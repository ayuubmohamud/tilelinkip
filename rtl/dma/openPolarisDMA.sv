==> flow/design.v <==
module openPolarisDMA
#(
    parameter NoC = 1,  
    parameter TL_RS = 4
)
(
    input   wire logic                      dma_clock_i,
    input   wire logic                      dma_reset_i,
    input   wire logic [2:0]                dma_a_opcode,
    input   wire logic [2:0]                dma_a_param,
    input   wire logic [3:0]                dma_a_size,
    input   wire logic [TL_RS-1:0]          dma_a_source,
    input   wire logic [$clog2(NoC*('h80))-1:0]   dma_a_address,
    input   wire logic [3:0]                dma_a_mask,
    input   wire logic [31:0]               dma_a_data,
    input   wire logic                      dma_a_corrupt,
    input   wire logic                      dma_a_valid,
    output  wire logic                      dma_a_ready,
    output  wire logic [2:0]                dma_d_opcode,
    output  wire logic [1:0]                dma_d_param,
    output  wire logic [3:0]                dma_d_size,
    output  wire logic [TL_RS-1:0]          dma_d_source,
    output  wire logic                      dma_d_denied,
    output  wire logic [31:0]               dma_d_data,
    output  wire logic                      dma_d_corrupt,
    output  wire logic                      dma_d_valid,
    input   wire logic                      dma_d_ready,
    output       logic [(3*NoC)-1:0]        sa_opcode ,
    output       logic [(3*NoC)-1:0]        sa_param ,
    output       logic [(4*NoC)-1:0]    sa_size ,
    output       logic [(TL_RS*NoC)-1:0]    sa_source ,
    output       logic [(32*NoC)-1:0]    sa_address ,
    output       logic [NoC*(4)-1:0] sa_mask ,
    output       logic [(32*NoC)-1:0] sa_data ,
    output       logic [NoC-1:0]            sa_corrupt ,
    output       logic [NoC-1:0]            sa_valid ,
    input   wire logic [NoC-1:0]            sa_ready ,
    input   wire logic [(3*NoC)-1:0]        sd_opcode,
    input   wire logic [(2*NoC)-1:0]        sd_param,
    input   wire logic [(4*NoC)-1:0]    sd_size,
    input   wire logic [(TL_RS*NoC)-1:0]    sd_source,
    input   wire logic [NoC-1:0]            sd_denied,
    input   wire logic [(32*NoC)-1:0] sd_data,
    input   wire logic [NoC-1:0]            sd_corrupt,
    input   wire logic [NoC-1:0]            sd_valid,
    output  wire logic [NoC-1:0]            sd_ready,
    output  wire logic [NoC-1:0]        irq_cmp_o,
    output  wire logic [NoC-1:0]        irq_err_o
);
    localparam channelGen = $clog2(NoC)==0 ? 1 : $clog2(NoC);
    wire dma_busy;
    wire [TL_RS-1:0] working_source;
    wire [3:0] working_size;
    wire [31:0] working_data;
    wire [3:0] working_mask;
    wire [2:0] working_opcode;
    wire [$clog2(NoC*('h80))-1:0] working_address;
    wire working_valid;
    skdbf #(TL_RS+4+39+$clog2(NoC*('h80))) skidbuffer (dma_clock_i, dma_reset_i, ~dma_d_ready, {
        working_source,
        working_size,
        working_data,
        working_mask,
        working_opcode,
        working_address
    }, working_valid, dma_busy, {
        dma_a_source, dma_a_size, dma_a_data, dma_a_mask, dma_a_opcode, dma_a_address
    }, dma_a_valid);
    assign dma_a_ready = ~dma_busy;
    reg [5:0] dmactrl [0:NoC-1];  
    reg [31:0] dmasrc [0:NoC-1];
    reg [31:0] dmadest [0:NoC-1];
    reg [31:0] dmasize [0:NoC-1];
    wire [channelGen-1:0] referenced_core;
    generate if (NoC<2) begin
        assign referenced_core = 0;
    end else begin
        assign referenced_core = working_address[$clog2(NoC*('h80))-1:$clog2(('h80))];
    end
    endgenerate
    wire [NoC-1:0] start;
    wire [NoC-1:0] busy;
    wire [NoC-1:0] done;
    wire [NoC-1:0] err;
    for (genvar i = 0; i < NoC; i++) begin : generateDMACores
        openPolarisDMACore core (dma_clock_i, start[i], dmasrc[i],
        dmadest[i], dmasize[i], dmactrl[i][3:2], dmactrl[i][4], dmactrl[i][5], busy[i], done[i], err[i],
        sa_opcode[3*(i+1)-1:3*i], sa_param[3*(i+1)-1:3*i], sa_size[4*(i+1)-1:4*i], sa_address[32*(i+1)-1:32*i], 
        sa_mask[4*(i+1)-1:4*i], sa_data[32*(i+1)-1:32*i], sa_corrupt[i], sa_valid[i], sa_ready[i],
        sd_opcode[3*(i+1)-1:3*i], sd_param[2*(i+1)-1:2*i], sd_size[4*(i+1)-1:4*i], 
        sd_denied[i], sd_data[32*(i+1)-1:32*i], sd_corrupt[i], sd_valid[i], sd_ready[i]
        );
        assign sa_source[TL_RS*(i+1)-1:TL_RS*i] = 0;
    end
    always_ff @(posedge dma_clock_i) begin
        if (dma_d_ready&working_valid&(working_address[$clog2('h80)-1:0]=='h04)&(working_opcode==3'd0)) begin
            dmasrc[referenced_core] <= working_data;
        end
        if (dma_d_ready&working_valid&(working_address[$clog2('h80)-1:0]=='h08)&(working_opcode==3'd0)) begin
            dmadest[referenced_core] <= working_data;
        end
        if (dma_d_ready&working_valid&(working_address[$clog2('h80)-1:0]=='h0C)&(working_opcode==3'd0)) begin
            dmasize[referenced_core] <= working_data;
        end
        if (dma_d_ready&working_valid&(working_address[$clog2('h80)-1:0]=='h00)&(working_opcode==3'd0)) begin
            dmactrl[referenced_core][5:1] <= working_data[5:1];
        end
    end
    for (genvar i = 0; i < NoC; i++) begin: produceDoneLogicandIntLogic
        always_ff @(posedge dma_clock_i) begin
            if (dma_d_ready&working_valid&(working_address[$clog2('h80)-1:0]=='h00)&(working_opcode==3'd0)&(referenced_core==i)) begin
                dmactrl[i][0] <= 0; 
            end else begin
                dmactrl[i][0] <= done[i];
            end
        end
        assign irq_cmp_o[i] = dmactrl[i][1]&dmactrl[i][0];
        assign irq_err_o[i] = err[i]&dmactrl[i][0];
    end
    for (genvar i = 0; i < NoC; i++) begin: generateStartCondition
        assign start[i] = (referenced_core==i)&&dma_d_ready&&working_valid&&(working_opcode==3'd0)&&(working_address[$clog2('h80)-1:0]=='h14);
    end
    always_ff @(posedge dma_clock_i) begin
        if (dma_reset_i) begin
            dma_d_valid <= 0;
        end else if (working_valid&dma_d_ready) begin
            dma_d_valid <= 1;
            dma_d_source <= working_source;
            dma_d_size <= working_size;
            dma_d_corrupt <= 0;
            dma_d_opcode <= {2'b00, (working_opcode==3'd4)};
            dma_d_param <= 0;
            case (working_address[$clog2('h80)-1:0])
                'h00: begin
                    dma_d_data <= {24'h0, busy[referenced_core], err[referenced_core], dmactrl[referenced_core]};
                    dma_d_denied <= 1'b0;
                end
                'h04: begin
                    dma_d_data <= dmasrc[referenced_core];
                    dma_d_denied <= 1'b0;
                end
                'h08: begin
                    dma_d_data <= dmadest[referenced_core];
                    dma_d_denied <= 1'b0;
                end
                'h0C: begin
                    dma_d_data <= dmasize[referenced_core];
                    dma_d_denied <= 1'b0;
                end
                'h10: begin
                    dma_d_data <= {31'h0, busy[referenced_core]};
                    dma_d_denied <= 1'b0;
                end
                'h14: begin
                    dma_d_data <= 0;
                    dma_d_denied <= 1'b0;
                end
                default: begin
                    dma_d_denied <= 1;
                end
            endcase
        end else if (!working_valid&dma_d_ready) begin
            dma_d_valid <= 0;
        end
    end
endmodule
module openPolarisDMACore (
    input   wire logic                          dmac_clock_i,
    input   wire logic                          dmac_tx_i,
    input   wire logic [31:0]                   dmac_source_address_i,
    input   wire logic [31:0]                   dmac_dest_address_i,
    input   wire logic [31:0]                   dmac_bytes_tx_i,
    input   wire logic [1:0]                    dmac_max_size_i,
    input   wire logic                          dmac_source_stationary_i,
    input   wire logic                          dmac_dest_stationary_i,
    output  wire logic                          dmac_busy_o,
    output       logic                          dmac_done_o,
    output       logic                          dmac_err_o,
    output       logic [2:0]                    dma_a_opcode,
    output       logic [2:0]                    dma_a_param,
    output       logic [3:0]                    dma_a_size,
    output       logic [31:0]                   dma_a_address,
    output       logic [3:0]                    dma_a_mask,
    output       logic [31:0]                   dma_a_data,
    output       logic                          dma_a_corrupt,
    output       logic                          dma_a_valid,
    input   wire logic                          dma_a_ready,
    input   wire logic [2:0]                    dma_d_opcode,
    input   wire logic [1:0]                    dma_d_param,
    input   wire logic [3:0]                    dma_d_size,
    input   wire logic                          dma_d_denied,
    input   wire logic [31:0]                   dma_d_data,
    input   wire logic                          dma_d_corrupt,
    input   wire logic                          dma_d_valid,
    output  wire logic                          dma_d_ready
);
    assign dma_d_ready = 1;
    reg [31:0] bytesRemaining = 0;
    reg [31:0] nxtSource = 0;
    reg [31:0] nxtDest = 0;
    localparam dma_idle = 2'd0;
    localparam dma_read = 2'd1;
    localparam dma_write = 2'd2;
    localparam dma_await = 2'd3;
    reg [1:0] dma_state = dma_idle;
    wire max_is_1 = nxtDest[0]|nxtSource[0]|bytesRemaining[0]|(dmac_max_size_i==2'd0);
    wire max_is_2 = nxtDest[1]|nxtSource[1]|bytesRemaining[1]|(dmac_max_size_i==2'd1);
    assign dmac_busy_o = dma_state != dma_idle;
    always_ff @(posedge dmac_clock_i) begin
        case (dma_state)
            dma_idle: begin
                if (dmac_tx_i) begin
                    bytesRemaining <= dmac_bytes_tx_i;
                    nxtSource <= dmac_source_address_i;
                    nxtDest <= dmac_dest_address_i;
                    dma_state <= dma_read;
                end else begin
                    dmac_done_o <= 0;
                    dmac_err_o <= 0;
                end
            end
            dma_read: begin
                dma_a_address <= nxtSource;
                dma_a_corrupt <= 0;
                dma_a_param <= 0;
                dma_a_opcode <= 3'd4;
                dma_a_mask <= 0;
                dma_a_size <= max_is_1 ? 4'd0 : max_is_2 ? 4'd1 : 4'd2;
                dma_a_valid <= 1;
                dma_state <= dma_write;
            end
            dma_write: begin
                dma_a_valid <= dma_a_ready ? 1'b0 : dma_a_valid;
                if (dma_d_valid) begin
                    if (dma_d_denied|dma_d_corrupt) begin
                        dmac_err_o <= 1;
                        dmac_done_o <= 1;
                        dma_state <= dma_idle;
                    end else begin
                        dma_a_data <= dma_d_data;
                        dma_a_address <= nxtDest;
                        dma_a_corrupt <= 0;
                        dma_a_param <= 0;
                        dma_a_opcode <= 3'd0;
                        dma_a_mask <= 4'hF;
                        dma_a_size <= max_is_1 ? 4'd0 : max_is_2 ? 4'd1 : 4'd2;
                        dma_a_valid <= 1;
                        nxtSource <= dmac_source_stationary_i ? nxtSource : nxtSource + (max_is_1 ? 32'd1 : max_is_2 ? 32'd2 : 32'd4);
                        nxtDest <= dmac_dest_stationary_i ? nxtDest : nxtDest + (max_is_1 ? 32'd1 : max_is_2 ? 32'd2 : 32'd4);
                        bytesRemaining <= bytesRemaining - (max_is_1 ? 32'd1 : max_is_2 ? 32'd2 : 32'd4);
                        dma_state <= dma_await;
                    end
                end
            end
            dma_await: begin
                dma_a_valid <= dma_a_ready ? 1'b0 : dma_a_valid;
                if (dma_d_valid) begin
                    if (dma_d_denied|dma_d_corrupt|(bytesRemaining==0)) begin
                        dmac_err_o <= dma_d_denied|dma_d_corrupt;
                        dmac_done_o <= 1;
                        dma_state <= dma_idle;
                    end else begin
                        dma_state <= dma_read;
                    end
                end
            end
        endcase
    end
endmodule
module skdbf #(parameter DW = 8) (
    input   wire logic          clk_i,
    input   wire logic          reset_i,
    input   wire logic          combinational_busy_i,
    output  wire logic [DW-1:0] cycle_data_o,
    output  wire logic          cycle_vld_o,
    output       logic          registered_busy_o,
    input   wire logic [DW-1:0] registered_data_i,
    input   wire logic          registered_vld_i 
);
    reg [DW-1:0] held_data;
    reg held_vld;
    initial held_data = 0;
    initial held_vld = 0;
    assign cycle_data_o = held_vld ? held_data : registered_data_i;
    assign cycle_vld_o = held_vld ? 1'b1 : registered_vld_i;
    wire hold_data;
    assign hold_data = combinational_busy_i & !registered_busy_o & cycle_vld_o & registered_vld_i;
    assign registered_busy_o = held_vld;
    always_ff @(posedge clk_i) begin
        if (reset_i) begin
            held_vld <= 1'b0;
            held_data <= 0;
        end else if (hold_data) begin
            held_data <= registered_data_i;
            held_vld <= 1'b1;
        end else if (!combinational_busy_i) begin
            held_vld <= 1'b0;
        end
    end 
endmodule
Tool chain data of openPolarisDMA
What the tools print for openPolarisDMA, step after step.
Line numbers count from 1 in the design file above.
Operators: Yosys type, input widths -> output width; for muxes data width and select width s.
Cell names lack the library's common part.
{ "setup": {"top": "openPolarisDMA", "clock": "dma_clock_i", "lib": "sky130hd", "lib_corner": "tt_025C_1v80"} }

After elaboration
Source: Yosys, flattened and elaborated, memories not mapped. Widths are those after wreduce. Registers that Yosys merges into a memory's read port (data or address) are not register bits. Print and check cells do not count.
Memory sizes are those after Yosys's memory passes, which may raise the word count (mostly to a power of two), join words into wider ones and drop unused or constant bits.
{ "op_classes": {"equal": 19, "reduce_and_logical": 30, "muxes": 74, "add_sub_neg": 3, "n_logic": 27} }
{ "ops": {"columns": ["operator", "n"], "rows": [
  ["$mux 32", 17],
  ["$pmux 32 s2", 4],
  ["$pmux 32 s6", 1],
  ["$add 32x32->32", 2],
  ["$mux 54", 1],
  ["$sub 32x32->32", 1],
  ["$logic_not 32->1", 1],
  ["$mux 1", 24],
  ["$mux 6", 4],
  ["$mux 4", 5],
  ["$pmux 4 s2", 2],
  ["$and 1x1->1", 15],
  ["$ne 2x2->1 const B", 7],
  ["$eq 7x4->1 const B", 2],
  ["$eq 7x5->1 const B", 2],
  ["$reduce_or 6->1", 2],
  ["$pmux 3 s2", 2],
  ["$mux 2", 6],
  ["$reduce_bool 2->1", 5],
  ["$reduce_and 5->1", 2],
  ["$reduce_and 3->1", 3],
  ["$pmux 1 s3", 3],
  ["$mux 3", 3],
  ["$or 1x1->1", 8],
  ["$reduce_and 4->1", 2],
  ["$pmux 2 s4", 1],
  ["$eq 7x3->1 const B", 1],
  ["$logic_not 7->1", 1]
]} }
Not listed: further kinds 15, cells in them 26.
{ "bits": {"n_memories": 4, "elab_cells": 179, "in_bits": 111, "out_inout_bits": 136, "ff_bits": 278, "ram_bits": 102} }
{ "memory_table": {"columns": ["name", "words", "word_bits", "rd", "write_ports", "line", "source"], "rows": [
  ["dmadest", 1, 32, 2, 1, 72, "reg [31:0] dmadest [0:NoC-1];"],
  ["dmasize", 1, 32, 2, 1, 73, "reg [31:0] dmasize [0:NoC-1];"],
  ["dmasrc", 1, 32, 2, 1, 71, "reg [31:0] dmasrc [0:NoC-1];"],
  ["dmactrl", 1, 6, 2, 2, 70, "reg [5:0] dmactrl [0:NoC-1];"]
]} }

Depth
Longest topological path by Yosys (ltp), each cell counted once; first at word level (registers and memories cut), then after technology mapping (sequential cells cut; the memories' decode and read muxes count).
{ "logic_depth": {"depth_word": 10, "ABC_AREA": 0, "ltp_mapped": 11, "depth_no_buf": 10} }

After synthesis
The flow's flattened synthesis, as Yosys stat reports it; memories are mapped. The netlist is that of the ABC_AREA named above (0 if unset); the other value can give another one.
{ "types": {"columns": ["cell_type", "n", "type_area_um2"], "rows": [
  ["edfxtp_1", 312, 9.37E+03],
  ["nand2_1", 349, 1.31E+03],
  ["dfxtp_1", 53, 1.06E+03],
  ["o21ai_0", 113, 565.542],
  ["mux2_2", 40, 450.432],
  ["xnor2_1", 51, 446.678],
  ["mux2i_1", 34, 340.326],
  ["xor2_1", 36, 315.302],
  ["a21oi_1", 61, 305.293],
  ["clkbuf_1", 56, 210.202],
  ["buf_4", 22, 165.158],
  ["nand3_1", 28, 140.134],
  ["nor3_1", 27, 135.13],
  ["nor2_1", 34, 127.622],
  ["nor4_1", 19, 118.864],
  ["ha_1", 9, 112.608],
  ["and3_1", 17, 106.352],
  ["nand4_1", 17, 106.352]
]} }
Other cell types: 46; their cells: 132.
{ "mapped": {"cells": 1410, "seqArea_um2": 10430.0, "area_um2": 16455.8, "buffers": 92, "ff_cells": 365} }
The figures by module come from a second, unflattened synthesis with its own total; it is not the netlist above.
{ "unflattened": {"cells_unflattened": 1435, "hier_area_um2": 17413.0} }
Rows give one instance, submodules left out.
{ "modules": {"columns": ["module", "mod_seq_area_um2", "cells", "mod_area_um2", "instances"], "rows": [
  ["openPolarisDMACore", 5074.9, 837, 8857.2, 1],
  ["openPolarisDMA", 4334.2, 300, 5442.7, 1],
  ["skdbf (DW=54)", 1101.1, 298, 3113.0, 1]
]} }

Worst setup path after synthesis
Source: OpenSTA report_checks on the synthesized netlist (no wires, ideal clock, input and output delay 20% of the period each), path of least setup slack; recovery checks are left aside. Register names are those of the netlist, which keeps one name where synthesis merged equal registers.
{ "synth_path": {"path_kind": "in2reg", "startpoint": "in dma_a_address[5]", "endpoint": "mem dmadest[0][0]", "clock_period_ns": 5.59, "required_time_ns": 5.089, "input_delay_ns": 1.118, "n_path_buf": 0, "path_stages": 3, "delay_ns": 4.052, "launch_ns": 1.118, "arrival_time_ns": 4.669, "setup_time_ns": 0.501, "slack_ns": 0.420, "synth_period_reached_ns": 5.17} }
"delay_ns" is the arrival time less input delay plus setup time.
"path_stages" counts driving pins, that of a launching flip-flop among them; a cell with two outputs on the path counts twice.
"synth_period_reached_ns" is the clock period less the worst setup slack; recovery checks do not enter. This is arithmetic on one report: input and output delays are still those of the set period (20% each).
Between the ends stands the longest chain of elaborated cells between them, by number of cells; it is not shown to be the way that was timed. Of several equally long chains one is given.
A line is the first line of the expression or statement that the cell stems from. Yosys adds cells for indexed reads and writes and turns some case tables into memories.
The path ends at the enable pin of a flip-flop; only ways to that pin are counted.
{ "synth_between": {"path_cell_list": "nor3_1 o22ai_1 nor4_1", "elab_chain_cells": 5, "cells_between": 5, "classes_between": "eq/ne (1); mux (2); logic (2)"} }
{ "synth_lines": {"columns": ["element", "line", "source"], "rows": [
  ["start, declared", 13, "input   wire logic [$clog2(NoC*('h80))-1:0]   dma_a_address,"],
  ["$mux 54", 284, "assign cycle_data_o = held_vld ? held_data : registered_data_i;"],
  ["$eq 7x4->1", 99, "if (dma_d_ready&working_valid&(working_address[$clog2('h80)-1:0]=='h08)&(working_opcode==3'd0)) begin"],
  ["$and 1x1->1 x2", 99, null],
  ["$mux 1", 99, null],
  ["end, declared", 72, "reg [31:0] dmadest [0:NoC-1];"]
]} }

Timing after layout
Path of least setup slack in the final report of run A (OpenROAD, finished layout, wires in). Where an end is a register, its clock arrival counts in the times.
{ "layout_path": {"path_kind": "reg2reg", "startpoint": "reg generateDMACores[0].core.nxtSource[0]", "endpoint": "reg generateDMACores[0].core.bytesRemaining[26]", "setup_time_ns": 0.26, "n_path_buf": 0, "required_time_ns": 7.35, "clock_period_ns": 7.08, "path_stages": 11, "arrival_time_ns": 4.53, "slack_ns": 2.81, "launch_ns": 0.54} }
Between the ends stands the longest chain of elaborated cells between them, by number of cells; it is not shown to be the way that was timed. Of several equally long chains one is given.
{ "layout_between": {"path_cell_list": "edfxtp_1 nor3_1 o21ai_0 a21oi_1 inv_1 fa_1 a211oi_2 nand2_1 nor4_1 xnor2_1 o21ai_0", "elab_chain_cells": 8, "cells_between": 8, "classes_between": "add/sub (1); mux (4); logic (3)"} }
{ "layout_lines": {"columns": ["element", "line", "source"], "rows": [
  ["start, declared", 199, "reg [31:0] nxtSource = 0;"],
  ["start, assigned", 214, "nxtSource <= dmac_source_address_i;"],
  ["start, assigned", 248, "nxtSource <= dmac_source_stationary_i ? nxtSource : nxtSource + (max_is_1 ? 32'd1 : max_is_2 ? 32'd2 : 32'd4);"],
  ["$or 1x1->1 x3", 206, "wire max_is_1 = nxtDest[0]|nxtSource[0]|bytesRemaining[0]|(dmac_max_size_i==2'd0);"],
  ["$mux 32", 250, "bytesRemaining <= bytesRemaining - (max_is_1 ? 32'd1 : max_is_2 ? 32'd2 : 32'd4);"],
  ["$sub 32x32->32", 250, null],
  ["$mux 32", 235, "if (dma_d_denied|dma_d_corrupt) begin"],
  ["$mux 32", 234, "if (dma_d_valid) begin"],
  ["$pmux 32 s2", 210, "case (dma_state)"],
  ["end, assigned", 213, "bytesRemaining <= dmac_bytes_tx_i;"],
  ["end, assigned", 250, null],
  ["end, declared", 198, "reg [31:0] bytesRemaining = 0;"]
]} }

--- measured runs ---
Stored flow runs of openPolarisDMA (2 of them; Yosys, OpenROAD, sky130hd). They differ in their settings and are not a sequence. Constraints: input delay and output delay 20% of the set period each, output load 0.01 pF.
"achieved clock period (ns)" is the run's clock period less its worst setup slack. It is reckoned from that one timing run; input and output delays stay at 20% of the period that was set.
"worst setup path time (ns)" is the time allowed to the run's worst setup path (the clock period less input and output delay, where it has them) less its slack. Clock arrival times count: a late capture clock shortens it, a late launch clock lengthens it.
By "finish__power__total" is meant OpenSTA's value without simulated activity: inputs other than the clock are taken to toggle once in ten clock periods, and the tool carries that through the logic.

settings of run A
{
  "period_ns": 7.08,
  "CORE_UTILIZATION": 52,
  "SETUP_SLACK_MARGIN": 1.63,
  "PLACE_DENSITY_LB_ADDON": 0.1,
  "CORE_ASPECT_RATIO": 0.83,
  "CORE_MARGIN": 10,
  "ABC_AREA": 0,
  "CTS_CLUSTER_DIAMETER": 365,
  "MAX_ROUTING_LAYER": "met4",
  "CAP_MARGIN": 20,
  "SLEW_MARGIN": 20
}
report of run A
yosys chip area after synthesis (um^2): 16455.8
finish__design__die__area: 39191.3
finish__design__instance__area__stdcell: 20099.3
finish__timing__setup__ws: 2.813
finish__timing__hold__ws: 0.450
finish__power__total: 5.703e-03
achieved clock period (ns): 4.267
worst setup path time (ns): 4.27
worst setup path kind: reg2reg

settings of run B
{
  "period_ns": 4.79,
  "CORE_UTILIZATION": 47,
  "PLACE_DENSITY_LB_ADDON": 0.04,
  "CORE_ASPECT_RATIO": 1.74,
  "CTS_CLUSTER_DIAMETER": 289,
  "SLEW_MARGIN": 35,
  "MAX_ROUTING_LAYER": "met5",
  "CAP_MARGIN": 20,
  "CORE_MARGIN": 2
}
report of run B
yosys chip area after synthesis (um^2): 16455.8
finish__design__die__area: 36582.1
finish__design__instance__area__stdcell: 20108.0
finish__timing__setup__ws: 1.025
finish__timing__hold__ws: 0.452
finish__power__total: 8.271e-03
achieved clock period (ns): 3.765
worst setup path time (ns): 3.77
worst setup path kind: reg2reg
--- end ---
