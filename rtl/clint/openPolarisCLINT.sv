==> flow/design.v <==
module openPolarisCLINT #(
    parameter TL_RS = 4
    ) (
    input   wire logic                          clint_clock_i,
    input   wire logic                          clint_reset_i,
    input   wire logic [2:0]                    clint_a_opcode,
    input   wire logic [2:0]                    clint_a_param,
    input   wire logic [3:0]                    clint_a_size,
    input   wire logic [TL_RS-1:0]              clint_a_source,
    input   wire logic [15:0]                   clint_a_address,
    input   wire logic [3:0]                    clint_a_mask,
    input   wire logic [31:0]                   clint_a_data,
    input   wire logic                          clint_a_corrupt,
    input   wire logic                          clint_a_valid,
    output  wire logic                          clint_a_ready,
    output       logic [2:0]                    clint_d_opcode,
    output       logic [1:0]                    clint_d_param,
    output       logic [3:0]                    clint_d_size,
    output       logic [TL_RS-1:0]              clint_d_source,
    output       logic                          clint_d_denied,
    output       logic [31:0]                   clint_d_data,
    output       logic                          clint_d_corrupt,
    output       logic                          clint_d_valid,
    input   wire logic                          clint_d_ready,
    output  wire logic                          msip_o,
    output  wire logic                          mtip_o          
);
    wire clint_busy;
    wire [TL_RS-1:0] working_source;
    wire [3:0] working_size;
    wire [31:0] working_data;
    wire [3:0] working_mask;
    wire [2:0] working_opcode;
    wire [15:0] working_address;
    wire [2:0] working_param;
    wire working_valid;
    skdbf #(TL_RS+4+39+17+2) skidbuffer (clint_clock_i, clint_reset_i, ~clint_d_ready, {
        working_source,
        working_size,
        working_data,
        working_mask,
        working_opcode,
        working_param,
        working_address
    }, working_valid, clint_busy, {
        clint_a_source, clint_a_size, clint_a_data, clint_a_mask, clint_a_opcode, clint_a_param, clint_a_address
    }, clint_a_valid);
    assign clint_a_ready = ~clint_busy;
    localparam CSR_MTIMEL =     16'hBFF8;
    localparam CSR_MTIMEH =     16'hBFFC;
    reg msip_r = 0;
    reg [31:0] mtimecmpl = 0;
    reg [31:0] mtimecmph = 0;
    reg [63:0] mtime = 0;
    always_ff @(posedge clint_clock_i) begin
        if (clint_reset_i) begin
            mtime <= 64'h0000000000000000;
        end
        else if (working_valid&clint_d_ready&(
            working_opcode==0
            ||working_opcode==1
            )&(working_address==16'hBFF8||working_address==16'hBFFC)) begin
            mtime[31:0] <= working_address==16'hBFF8 ? write_value_machine : mtime[31:0];
            mtime[63:32] <= working_address==16'hBFFC ? write_value_machine : mtime[63:32];
        end else begin
            mtime <= mtime + 1'b1;
        end
    end
    wire msip_accessed = working_address < 16'h4000;
    logic [31:0] read_machine;
    always_comb begin
        case (working_address)
            CSR_MTIMEL:             read_machine = mtime[31:0];
            CSR_MTIMEH:             read_machine = mtime[63:32];
            default: begin
                if (msip_accessed) begin
                    read_machine = {31'h00000000, msip_r};
                end else begin
                    read_machine = working_address[2] ? mtimecmph : mtimecmpl;
                end
            end
        endcase
    end
    logic [31:0] write_value_machine;
    always_comb begin
        case (working_opcode)
            3'd0:   begin
                write_value_machine = working_data;
            end
            3'd3:   begin
                if (working_param==3'd0) begin
                    write_value_machine = read_machine^working_data;
                end else if (working_param==3'd1) begin
                    write_value_machine = read_machine|working_data;
                end else if (working_param==3'd2) begin
                    write_value_machine = read_machine&working_data;
                end
                else begin
                    write_value_machine = working_data;
                end
            end                
            default: begin
                write_value_machine = 32'h00000000;
            end
        endcase
    end
    always_ff @(posedge clint_clock_i) begin
        if (working_valid&clint_d_ready&(            
            working_opcode==0
            ||working_opcode==1)) begin
                if (msip_accessed) begin
                    msip_r <= write_value_machine[0];
                end else if (working_address<16'hBFF8) begin
                    mtimecmph <= working_address[3] ? write_value_machine : mtimecmph;
                    mtimecmpl <= !working_address[3] ? write_value_machine : mtimecmpl;
                end
        end
    end
    always_ff @(posedge clint_clock_i) begin
        if (working_valid&clint_d_ready) begin
            clint_d_data <= read_machine;
            clint_d_opcode <= {2'b00, working_opcode==4};
            clint_d_size <= working_size;
            clint_d_source <= working_source;
            clint_d_param <= 2'b0;
            clint_d_denied <= 0;
            clint_d_corrupt <= 1'b0;
            clint_d_valid <= 1'b1;
        end
        else if (!working_valid&clint_d_ready) begin
            clint_d_valid <= 1'b0;
        end
    end
    assign msip_o = msip_r;
    reg mtip_r = 0;
    always_ff @(posedge clint_clock_i) begin
        mtip_r <= mtime >= {mtimecmph, mtimecmpl};
    end
    assign mtip_o = mtip_r;
endmodule
module skdbf #(parameter DW = 8) (
    input   wire logic          clk_i,
    input   wire logic          reset_i,
    input   wire logic          combinational_busy_i,
    output  wire logic [DW-1:0] cycle_data_o,
    output  wire logic          cycle_vld_o,
    output       logic          registered_busy_o,
    input   wire logic [DW-1:0] registered_data_i,
    input   wire logic          registered_vld_i 
);
    reg [DW-1:0] held_data;
    reg held_vld;
    initial held_data = 0;
    initial held_vld = 0;
    assign cycle_data_o = held_vld ? held_data : registered_data_i;
    assign cycle_vld_o = held_vld ? 1'b1 : registered_vld_i;
    wire hold_data;
    assign hold_data = combinational_busy_i & !registered_busy_o & cycle_vld_o & registered_vld_i;
    assign registered_busy_o = held_vld;
    always_ff @(posedge clk_i) begin
        if (reset_i) begin
            held_vld <= 1'b0;
            held_data <= 0;
        end else if (hold_data) begin
            held_data <= registered_data_i;
            held_vld <= 1'b1;
        end else if (!combinational_busy_i) begin
            held_vld <= 1'b0;
        end
    end 
endmodule
# Reports on openPolarisCLINT

The steps from the RTL of openPolarisCLINT to its reports follow in flow order.
Line numbers count from 1 in the design file above.
Not given: n/a

Top: openPolarisCLINT
Clock input: clint_clock_i
Cell library: sky130hd
Timing corner: tt_025C_1v80

# Elaborated design

Counts by Yosys on the flattened word-level netlist (proc, flatten, opt, wreduce; memories kept). Register bits leave out memories and registers merged into their read ports (data or address). Print and check cells are left out. Cells with the same type and inputs are merged into one.

Register bits: 239
Bits of input ports: 71
Output and inout bits: 51
Cells after elaboration: 65

Add/subtract/negate cells: 1
Order comparisons: 3
Eq/ne operators: 9
Muxes and demuxes: 15
Bitwise gates (word level): 14
Reductions and logical operators: 10

Operators by type and width:

| cell                                                                    | number |
| 32-bit 2-to-1 mux                                                       | 9 |
| 32-bit parallel mux with 2-bit select                                   | 2 |
| 66-bit 2-to-1 mux                                                       | 1 |
| 64-bit by 1-bit adder with 64-bit output with constant B                | 1 |
| 64-bit >= comparator                                                    | 1 |
| 16-bit == test with constant B                                          | 2 |
| 32-bit bitwise AND                                                      | 1 |
| 32-bit bitwise OR                                                       | 1 |
| 32-bit XOR                                                              | 1 |
| 16-bit by 15-bit less-than comparator with 1-bit output with constant B | 1 |
| 16-bit less-than comparator with constant B                             | 1 |
| 4-bit AND reduction                                                     | 2 |
| 1-bit bitwise AND                                                       | 7 |
| 3-bit by 1-bit == test with 1-bit output with constant B                | 2 |
| 3-bit by 2-bit == test with 1-bit output with constant B                | 2 |
| 3-bit logical NOT                                                       | 2 |
| 1-bit NOT                                                               | 4 |
| 2-bit by 1-bit != test with 1-bit output with constant B                | 2 |
| 3-bit == test with constant B                                           | 1 |
| 1-bit 2-to-1 mux                                                        | 3 |
| 1-bit logical OR                                                        | 2 |
| 1-bit logical NOT                                                       | 2 |
| 2-bit AND reduction                                                     | 1 |
| 2-bit nonzero test                                                      | 1 |

# Logic depth

Yosys ltp: most cells in a row. Word level: on the elaborated netlist, between registers, memories and ports. Mapped: between sequential cells and ports; inverters and the memories' decode and read muxes count.

Depth in word-level cells: 11
ABC_AREA: 1
Depth in mapped cells: 24
Mapped depth without buffers: 22

# Netlist

Source: synth_stat.txt of the flow (Yosys; design flattened, memories mapped). It holds for the ABC_AREA given above (unset counts as 0); a run with the other value may have another netlist.
The area totals of this step are shown rounded.

Mapped cells: 2503
Chip area (Yosys): 17000 um^2
Area of sequential cells: 5800 um^2
Mapped flip-flops: 235
Buffers: 112

Cells by type:

| cell                      | number | total area (um^2) |
| sky130_fd_sc_hd__edfxtp_1 | 106    | 3.18E+03 |
| sky130_fd_sc_hd__nand2_1  | 726    | 2.73E+03 |
| sky130_fd_sc_hd__dfxtp_1  | 129    | 2.58E+03 |
| sky130_fd_sc_hd__ha_1     | 129    | 1.61E+03 |
| sky130_fd_sc_hd__inv_1    | 361    | 1355.05 |
| sky130_fd_sc_hd__a21oi_1  | 211    | 1.06E+03 |
| sky130_fd_sc_hd__o21ai_0  | 187    | 935.898 |
| sky130_fd_sc_hd__nor2_1   | 217    | 814.531 |
| sky130_fd_sc_hd__nand3_1  | 147    | 735.706 |
| sky130_fd_sc_hd__nand4_1  | 45     | 281.52 |
| sky130_fd_sc_hd__buf_2    | 45     | 225.216 |
| sky130_fd_sc_hd__xor2_1   | 19     | 166.41 |
| sky130_fd_sc_hd__clkbuf_1 | 37     | 138.883 |
| sky130_fd_sc_hd__buf_6    | 12     | 135.13 |
| sky130_fd_sc_hd__nor3_1   | 19     | 95.091 |
| sky130_fd_sc_hd__buf_4    | 12     | 90.086 |
| sky130_fd_sc_hd__o21ai_1  | 12     | 60.058 |
| sky130_fd_sc_hd__nand2_2  | 9      | 56.304 |

Other cell types: 26; their cells: 80.

# Worst setup path after synthesis

Source: OpenSTA report_checks on the synthesized netlist (no wires, ideal clock, input and output delay 20% of the period each), path of least setup slack; recovery checks are left aside. Register names are those of the netlist, which keeps one name where synthesis merged equal registers.

Path type: input to register
Start point: in clint_a_opcode[2]
End point: reg mtimecmph[0]
Period: 7.23 ns
Input delay: 1.446 ns
Setup time: 0.432 ns
Time at the first pin: 1.446 ns
Data arrival time: 3.622 ns
Data required time: 6.798 ns
Path slack: 3.176 ns
Path delay: 2.608 ns
Stages on the path: 5
Path buffers: 0
Synthesis period reached: 4.054 ns

"path delay" = arrival - input delay + setup time.
"stages on the path" counts driving pins, that of a launching flip-flop among them; a cell with two outputs on the path counts twice.
"synthesis period reached" = period - worst setup slack (recovery checks aside). The figure is calculated, with input and output delays left at 20% of the set period.
Between the ends stands the longest chain of elaborated cells between them, by number of cells; it is not shown to be the way that was timed. Of several equally long chains one is given.
Each line given opens the expression or statement behind the cell; cells for indexed reads and writes are added by Yosys, which also makes memories of some case tables.
Only ways into the end's enable, where the timed path ends, are counted here.

Cells stage by stage: sky130_fd_sc_hd__o21ai_2 -> sky130_fd_sc_hd__nand2_2 -> sky130_fd_sc_hd__nor2_8 -> sky130_fd_sc_hd__o2111ai_1 -> sky130_fd_sc_hd__a21oi_1
Length of the longest elaborated chain: 5
Elaborated cells on any way between the ends: 6
Classes of those cells: eq/ne (1); mux (1); logic (1); reduce/logical (3)

Ends and longest elaborated chain, post-synthesis:

| element             | RTL line | RTL |
| start, declared     | 6        | `input   wire logic [2:0]                    clint_a_opcode,` |
| 66-bit 2-to-1 mux   | 155      | `assign cycle_data_o = held_vld ? held_data : registered_data_i;` |
| 3-bit logical NOT   | 109      | `working_opcode==0` |
| 1-bit logical OR    | 109      |  |
| 1-bit bitwise AND   | 108      | `if (working_valid&clint_d_ready&(` |
| 4-bit AND reduction | n/a      |  |
| end, assigned       | 114      | `mtimecmph <= working_address[3] ? write_value_machine : mtimecmph;` |
| end, declared       | 53       | `reg [31:0] mtimecmph = 0;` |

# Worst path after layout

Path of least setup slack in the final report of stored run 1 (OpenROAD, finished layout, wires in). Where an end is a register, its clock arrival counts in the times.

Path type: input to register
Start point: in clint_a_address[2]
End point: reg mtime[58]
Period: 11.8 ns
Input delay: 2.36 ns
Setup time: 0.05 ns
Time at the first pin: 2.36 ns
Data arrival time: 6.73 ns
Data required time: 12.34 ns
Path slack: 5.61 ns
Stages on the path: 19
Path buffers: 3

Between the ends stands the longest chain of elaborated cells between them, by number of cells; it is not shown to be the way that was timed. Of several equally long chains one is given.
At most two assigning lines are given for a register; there are more.

Cells stage by stage: sky130_fd_sc_hd__clkdlybuf4s50_1 -> sky130_fd_sc_hd__o21ai_1 -> sky130_fd_sc_hd__buf_4 -> sky130_fd_sc_hd__clkbuf_1 -> sky130_fd_sc_hd__o21ai_0 -> sky130_fd_sc_hd__nand2_1 -> sky130_fd_sc_hd__o21ai_0 -> sky130_fd_sc_hd__a21oi_1 -> sky130_fd_sc_hd__ha_1 -> sky130_fd_sc_hd__inv_1 -> sky130_fd_sc_hd__nand4_1 -> sky130_fd_sc_hd__nand3_1 -> sky130_fd_sc_hd__nand2_1 -> sky130_fd_sc_hd__nand2_1 -> sky130_fd_sc_hd__o21ai_1 -> sky130_fd_sc_hd__nand2_1 -> sky130_fd_sc_hd__nand3_1 -> sky130_fd_sc_hd__nand2_1 -> sky130_fd_sc_hd__inv_1
Length of the longest elaborated chain: 11
Elaborated cells on any way between the ends: 19
Classes of those cells: compare (1); eq/ne (3); mux (10); logic (4); reduce/logical (1)

Ends and longest elaborated chain, post-layout:

| element                                                 | RTL line | RTL |
| start, declared                                         | 10       | `input   wire logic [15:0]                   clint_a_address,` |
| 66-bit 2-to-1 mux                                       | 155      | `assign cycle_data_o = held_vld ? held_data : registered_data_i;` |
| 16-bit by 15-bit less-than comparator with 1-bit output | 69       | `wire msip_accessed = working_address < 16'h4000;` |
| 32-bit 2-to-1 mux                                       | 76       | `if (msip_accessed) begin` |
| 32-bit parallel mux with 2-bit select                   | 72       | `case (working_address)` |
| 32-bit bitwise AND                                      | 96       | `write_value_machine = read_machine&working_data;` |
| 32-bit 2-to-1 mux                                       | 95       | `end else if (working_param==3'd2) begin` |
| 32-bit 2-to-1 mux                                       | 93       | `end else if (working_param==3'd1) begin` |
| 32-bit 2-to-1 mux                                       | 91       | `if (working_param==3'd0) begin` |
| 32-bit parallel mux with 2-bit select                   | 86       | `case (working_opcode)` |
| 32-bit 2-to-1 mux                                       | 64       | `mtime[63:32] <= working_address==16'hBFFC ? write_value_machine : mtime[63:32];` |
| 32-bit 2-to-1 mux                                       | 59       | `else if (working_valid&clint_d_ready&(` |
| end, assigned                                           | 64       |  |
| end, assigned                                           | 66       | `mtime <= mtime + 1'b1;` |
| end, declared                                           | 54       | `reg [63:0] mtime = 0;` |

Nets of the timed path that keep an RTL name, with a line that drives or declares them; the list need not be complete.

Nets with RTL names, path post-layout:

| signal                  | RTL line |
| read_machine[26]        | 72 |
| write_value_machine[26] | 86 |

Subject: flow runs of openPolarisCLINT

Hi,

Module openPolarisCLINT, platform sky130hd: 2 stored runs of the flow (Yosys, OpenROAD) with differing settings, in no particular order. Input and output delays are each 20% of the period that was set; the output load is 0.01 pF.
"clock period achieved" = clock period - worst setup slack. The figure is calculated, with input and output delays left at 20% of the set period.
"allowed time less slack (worst setup path)": the worst setup path's part of the clock period (all of it between registers, 20% less for each end at a port) less its slack. A launch clock that arrives late makes it longer, a capture clock that arrives late makes it shorter.
"total power of the final layout" is the tool's figure for a default switching activity; nothing was simulated.
Values from the reports are rounded here.

## Stored run 1

==> flow/run.sh <==
#!/bin/bash
# the make line also repeats the synthesis and layout settings of config.mk as NAME=value (left out here)
make -C /OpenROAD-flow-scripts/flow DESIGN_CONFIG=/design/flow/config.mk WORK_HOME=/design/flow/orfs CLKGATE_MAP_FILE= finish
==> flow/config.mk <==
export PLATFORM = sky130hd
export DESIGN_NAME = openPolarisCLINT
export DESIGN_NICKNAME = openPolarisCLINT
export VERILOG_FILES = /design/flow/design.v
export SDC_FILE = /design/flow/constraint.sdc
export NUM_CORES = 4
export LEC_CHECK = 0
export ABC_AREA = 1
export CAP_MARGIN = 20
export CELL_PAD_IN_SITES_DETAIL_PLACEMENT = 0
export CELL_PAD_IN_SITES_GLOBAL_PLACEMENT = 3
export CORE_MARGIN = 3
export CORE_UTILIZATION = 16
export CTS_CLUSTER_DIAMETER = 243
export GPL_ROUTABILITY_DRIVEN = 1
export GPL_TIMING_DRIVEN = 0
export MIN_ROUTING_LAYER = met1
export PLACE_DENSITY = 0.68
export SETUP_SLACK_MARGIN = -1.0
export SLEW_MARGIN = 30
==> flow/constraint.sdc <==
create_clock -name core_clock -period 11.8 [get_ports {clint_clock_i}]
set_input_delay 2.3600 -clock core_clock [delete_from_list [all_inputs] [get_ports {clint_clock_i}]]
set_output_delay 2.3600 -clock core_clock [all_outputs]
set_load 0.01 [all_outputs]

| result of stored run 1 | value |
|---|---|
| final worst hold slack | 0.45 ns |
| allowed time less slack (worst setup path) | 3.83 ns |
| class of the worst setup path | input to register |
| post-synthesis cell area | 17000 um^2 |
| clock period achieved | 6.187 ns |
| die area | 110000 um^2 |
| standard-cell area after layout | 21000 um^2 |
| setup slack of the worst path | 5.6 ns |
| total power of the final layout | 2300 µW |

## Stored run 2

==> flow/run.sh <==
#!/bin/bash
# the make line also repeats the synthesis and layout settings of config.mk as NAME=value (left out here)
make -C /OpenROAD-flow-scripts/flow DESIGN_CONFIG=/design/flow/config.mk WORK_HOME=/design/flow/orfs CLKGATE_MAP_FILE= finish
==> flow/config.mk <==
export PLATFORM = sky130hd
export DESIGN_NAME = openPolarisCLINT
export DESIGN_NICKNAME = openPolarisCLINT
export VERILOG_FILES = /design/flow/design.v
export SDC_FILE = /design/flow/constraint.sdc
export NUM_CORES = 4
export LEC_CHECK = 0
export ABC_AREA = 0
export CAP_MARGIN = 20
export CELL_PAD_IN_SITES_GLOBAL_PLACEMENT = 1
export CORE_MARGIN = 2
export CORE_UTILIZATION = 40
export GPL_ROUTABILITY_DRIVEN = 1
export SLEW_MARGIN = 35
==> flow/constraint.sdc <==
create_clock -name core_clock -period 5.32 [get_ports {clint_clock_i}]
set_input_delay 1.0640 -clock core_clock [delete_from_list [all_inputs] [get_ports {clint_clock_i}]]
set_output_delay 1.0640 -clock core_clock [all_outputs]
set_load 0.01 [all_outputs]

| result of stored run 2 | value |
|---|---|
| final worst hold slack | 0.45 ns |
| allowed time less slack (worst setup path) | 3.41 ns |
| class of the worst setup path | input to register |
| post-synthesis cell area | 15000 um^2 |
| clock period achieved | 4.476 ns |
| die area | 40000 um^2 |
| standard-cell area after layout | 18000 um^2 |
| setup slack of the worst path | 0.84 ns |
| total power of the final layout | 4600 µW |

Regards
